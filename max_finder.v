==> flow/design.v <==
module max_finder(clk, reset, start, mag, pts, max_index ,max_mag, done, index0);
	input clk;
	input reset;
	input [10:0]pts;
	input [31:0]mag;
	input start;
	output reg [10:0]max_index;
	output reg [31:0]max_mag;
	output reg done;
	output reg [10:0]index0;
	reg [31:0]Max = 0;
	reg [10:0]MaxIndex = 0;
	reg [10:0]counter = 0;
	always @(posedge clk) begin
		if (reset || (!start) )begin
			MaxIndex <= 0;
			Max <= 0;
			counter <= 0;
			done <= 0;
			max_index <= 0;
			max_mag <= 0;
			end
		else begin
			if (counter == pts) begin
				done <= 1;
				end
			else begin
				counter <= counter +1;
				if (mag == 0) begin
					index0 <= counter;
					end
				if (Max < mag) begin
					MaxIndex <= counter;
					Max <= mag;
					end
				end 
			end 
		max_index <= MaxIndex;
		max_mag <= Max;
	end 
endmodule
; ---- Reports on max_finder
; Tool output for the design above, in the order of the flow.
; Line numbers count from 1 in the design file above.
; Library cell names are shortened.
; The mark - stands for no value.
[design]
top = max_finder
clk_port = clk
lib = sky130hd
corner = tt_025C_1v80

; ---- Word-level counts
; Source: Yosys, flattened and elaborated, memories not mapped. Widths are those after wreduce. Registers that Yosys merges into a memory's read port (data or address) are not register bits. Print and check cells do not count. Equal cells are merged and count once.
[classes]
n_cmp = 1
addsub = 1
reduce_logical = 5
equal = 1
n_logic = 2
[ops]
columns = operator, n
row1 = 32-bit less-than comparator, 1
row2 = 32-bit logical NOT, 1
row3 = 11-bit by 1-bit adder with 11-bit output (second input constant), 1
row4 = 11-bit equality test, 1
row5 = 3-bit AND reduction, 1
row6 = 1-bit NOT, 2
row7 = 2-bit AND reduction, 1
row8 = 1-bit logical OR, 1
row9 = 1-bit logical NOT, 1
[word_totals]
output_inout_bits = 55
wordCells = 17
reg_bits = 109

; ---- Longest topological paths
; Longest topological path by Yosys (ltp), each cell counted once; first at word level (registers and memories cut), then after technology mapping (sequential cells cut; the memories' decode and read muxes count).
[logic_depth]
ltp_word = 4
abc_area = 0
depth_mapped = 10
depth_no_buf = 8

; ---- Synthesis result
; Source: synth_stat.txt of the flow (Yosys; design flattened, memories mapped). It holds for the ABC_AREA given above (unset counts as 0); a run with the other value may have another netlist.
; Totals and module areas in this step are rounded.
[mapped]
ff_cells = 109
mapped_cells = 459
seqArea_um2 = 2300
buffers = 28
area_um2 = 4500
[by_type]
columns = cell_type, n, area_total_um2
row1 = dfxtp_1, 98, 1.96E+03
row2 = ha_1, 32, 400.384
row3 = edfxtp_1, 11, 330.317
row4 = nand3_1, 52, 260.25
row5 = a21oi_1, 47, 235.226
row6 = o21ai_1, 42, 210.202
row7 = xor2_1, 17, 148.893
row8 = inv_1, 35, 131.376
row9 = nand2_1, 19, 71.318
row10 = a21oi_2, 8, 70.067
row11 = buf_2, 12, 60.058
row12 = nor2_1, 14, 52.55
row13 = nand4_1, 8, 50.048
row14 = buf_6, 4, 45.043
row15 = and4_1, 5, 43.792
row16 = nor4_1, 7, 43.792
row17 = o21ai_0, 8, 40.038
row18 = mux2i_1, 3, 30.029
; Other cell types: 18; their cells: 37.

; ---- Worst setup path after synthesis
; Source: OpenSTA report_checks on the synthesized netlist (no wires, ideal clock, input and output delay 20% of the period each), path of least setup slack; recovery checks are left aside. Register names are those of the netlist, which keeps one name where synthesis merged equal registers.
[synth_path]
path_type = input to register
from = input pts[5]
to = register index0[0]
driving_pins = 5
setup_slack_ps = 411
setup_time_ps = 412
arrival_time_ps = 2466
path_delay_ps = 2220
tclk_ps = 3290
synth_period_reached_ps = 2879
; "path_delay_ps" = arrival - input delay + setup time.
; "driving_pins": output pins that drive a net of the path, with the launching flip-flop's if there is one; two outputs of one cell count as two.
; "synth_period_reached_ps" is the clock period less the worst setup slack; recovery checks do not enter. This is arithmetic on one report: input and output delays are still those of the set period (20% each).
; Between the ends stands the longest chain of elaborated cells between them, by number of cells; it is not shown to be the way that was timed. Of several equally long chains one is given.
; Each line given opens the expression or statement behind the cell; cells for indexed reads and writes are added by Yosys, which also makes memories of some case tables.
[synth_between]
path_cell_list = xor2_1 > nor4_2 > nand3_2 > buf_2 > nor4b_1
elab_chain_len = 3
cells_between = 3
cone_classes = 1 x eq/ne; 1 x logic; 1 x reduce/logical
[synth_lines]
columns = element, line_no
row1 = start: declaration, 4  ; input [10:0]pts;
row2 = 11-bit equality test, 24  ; if (counter == pts) begin
row3 = 1-bit NOT, -
row4 = 3-bit AND reduction, -
row5 = end: assignment, 30  ; index0 <= counter;
row6 = end: declaration, 10  ; output reg [10:0]index0;

; ---- Worst path after layout
; Path of least setup slack in the final report of run A (OpenROAD, finished layout, wires in). Where an end is a register, its clock arrival counts in the times.
; The path's times are printed in steps of 10 ps; the period is the one set.
[layout_path]
path_type = register to register
from = register Max[6]
to = register Max[6]
arrival_time_ps = 2460
setup_slack_ps = 70
driving_pins = 10
tclk_ps = 2230
setup_time_ps = 70
; Between the ends stands the longest chain of elaborated cells between them, by number of cells; it is not shown to be the way that was timed. Of several equally long chains one is given.
[layout_between]
path_cell_list = dfxtp_1 > ha_4 > and4_4 > nand3_2 > a221o_1 > a41oi_4 > buf_6 > buf_6 > o21ai_1 > a21oi_1
elab_chain_len = 2
cells_between = 2
cone_classes = 1 x compare; 1 x reduce/logical
[layout_lines]
columns = element, line_no
row1 = start: declaration, 11  ; reg [31:0]Max = 0;
row2 = start: assignment, 17  ; Max <= 0;
row3 = start: assignment, 34  ; Max <= mag;
row4 = 32-bit less-than comparator, 32  ; if (Max < mag) begin
row5 = 2-bit AND reduction, -
row6 = end: assignment, 17
row7 = end: assignment, 34
row8 = end: declaration, 11

Lab notebook: max_finder

2 stored runs of max_finder in the flow (synthesis by Yosys, layout by OpenROAD, sky130hd cells), in arbitrary order. Constraints: input delay and output delay 20% of the set period each, output load 0.01 pF.
"achievedPeriod_ps" = clock period - worst setup slack. The figure is calculated, with input and output delays left at 20% of the set period.
"critical_path_time_ps" = time allowed to the worst setup path (clock period - input delay - output delay, where it has them) - its slack; a late launch clock adds to it, a late capture clock takes from it.
"design_power_mw" rests on the timing tool's default activity at the inputs, not on a simulated workload.
"critical_path_time_ps" is given in steps of 10 ps.
Results are given in rounded form.

# run A
==> flow/run.sh <==
#!/bin/bash
# the make line also repeats the synthesis and layout settings of config.mk as NAME=value (left out here)
make -C /OpenROAD-flow-scripts/flow DESIGN_CONFIG=/design/flow/config.mk WORK_HOME=/design/flow/orfs CLKGATE_MAP_FILE= finish
==> flow/config.mk <==
export PLATFORM = sky130hd
export DESIGN_NAME = max_finder
export DESIGN_NICKNAME = max_finder
export VERILOG_FILES = /design/flow/design.v
export SDC_FILE = /design/flow/constraint.sdc
export NUM_CORES = 4
export LEC_CHECK = 0
export CAP_MARGIN = 20
export CELL_PAD_IN_SITES_DETAIL_PLACEMENT = 0
export CELL_PAD_IN_SITES_GLOBAL_PLACEMENT = 0
export CORE_MARGIN = 2
export CORE_UTILIZATION = 45
export CTS_CLUSTER_DIAMETER = 335
export MAX_ROUTING_LAYER = met4
export PLACE_DENSITY_LB_ADDON = 0.16
export SLEW_MARGIN = 20
==> flow/constraint.sdc <==
create_clock -name core_clock -period 2.23 [get_ports {clk}]
set_input_delay 0.4460 -clock core_clock [delete_from_list [all_inputs] [get_ports {clk}]]
set_output_delay 0.4460 -clock core_clock [all_outputs]
set_load 0.01 [all_outputs]

==> run A: results <==
design_die_area_um2=11000
post_route_stdcell_area_um2=6700
final_setup_tns_ps=0
ws_setup_ps=72
achievedPeriod_ps=2158
design_power_mw=3.9
timing.hold.ws_ps=360
utilization_pct=69
critical_path_time_ps=2160
worst_setup_path_type="register to register"
synth_area_um2=4500

# run B
==> flow/run.sh <==
#!/bin/bash
# the make line also repeats the synthesis and layout settings of config.mk as NAME=value (left out here)
make -C /OpenROAD-flow-scripts/flow DESIGN_CONFIG=/design/flow/config.mk WORK_HOME=/design/flow/orfs CLKGATE_MAP_FILE= finish
==> flow/config.mk <==
export PLATFORM = sky130hd
export DESIGN_NAME = max_finder
export DESIGN_NICKNAME = max_finder
export VERILOG_FILES = /design/flow/design.v
export SDC_FILE = /design/flow/constraint.sdc
export NUM_CORES = 4
export LEC_CHECK = 0
export ABC_AREA = 1
export CAP_MARGIN = 30
export CORE_MARGIN = 10
export CORE_UTILIZATION = 68
export GPL_ROUTABILITY_DRIVEN = 0
export MAX_ROUTING_LAYER = met5
export PLACE_DENSITY_LB_ADDON = 0.29
export SLEW_MARGIN = 0
==> flow/constraint.sdc <==
create_clock -name core_clock -period 5.67 [get_ports {clk}]
set_input_delay 1.1340 -clock core_clock [delete_from_list [all_inputs] [get_ports {clk}]]
set_output_delay 1.1340 -clock core_clock [all_outputs]
set_load 0.01 [all_outputs]

==> run B: results <==
design_die_area_um2=11000
post_route_stdcell_area_um2=6000
final_setup_tns_ps=0
ws_setup_ps=1900
achievedPeriod_ps=3721
design_power_mw=1.5
timing.hold.ws_ps=360
utilization_pct=88
critical_path_time_ps=2590
worst_setup_path_type="input to register"
synth_area_um2=4800
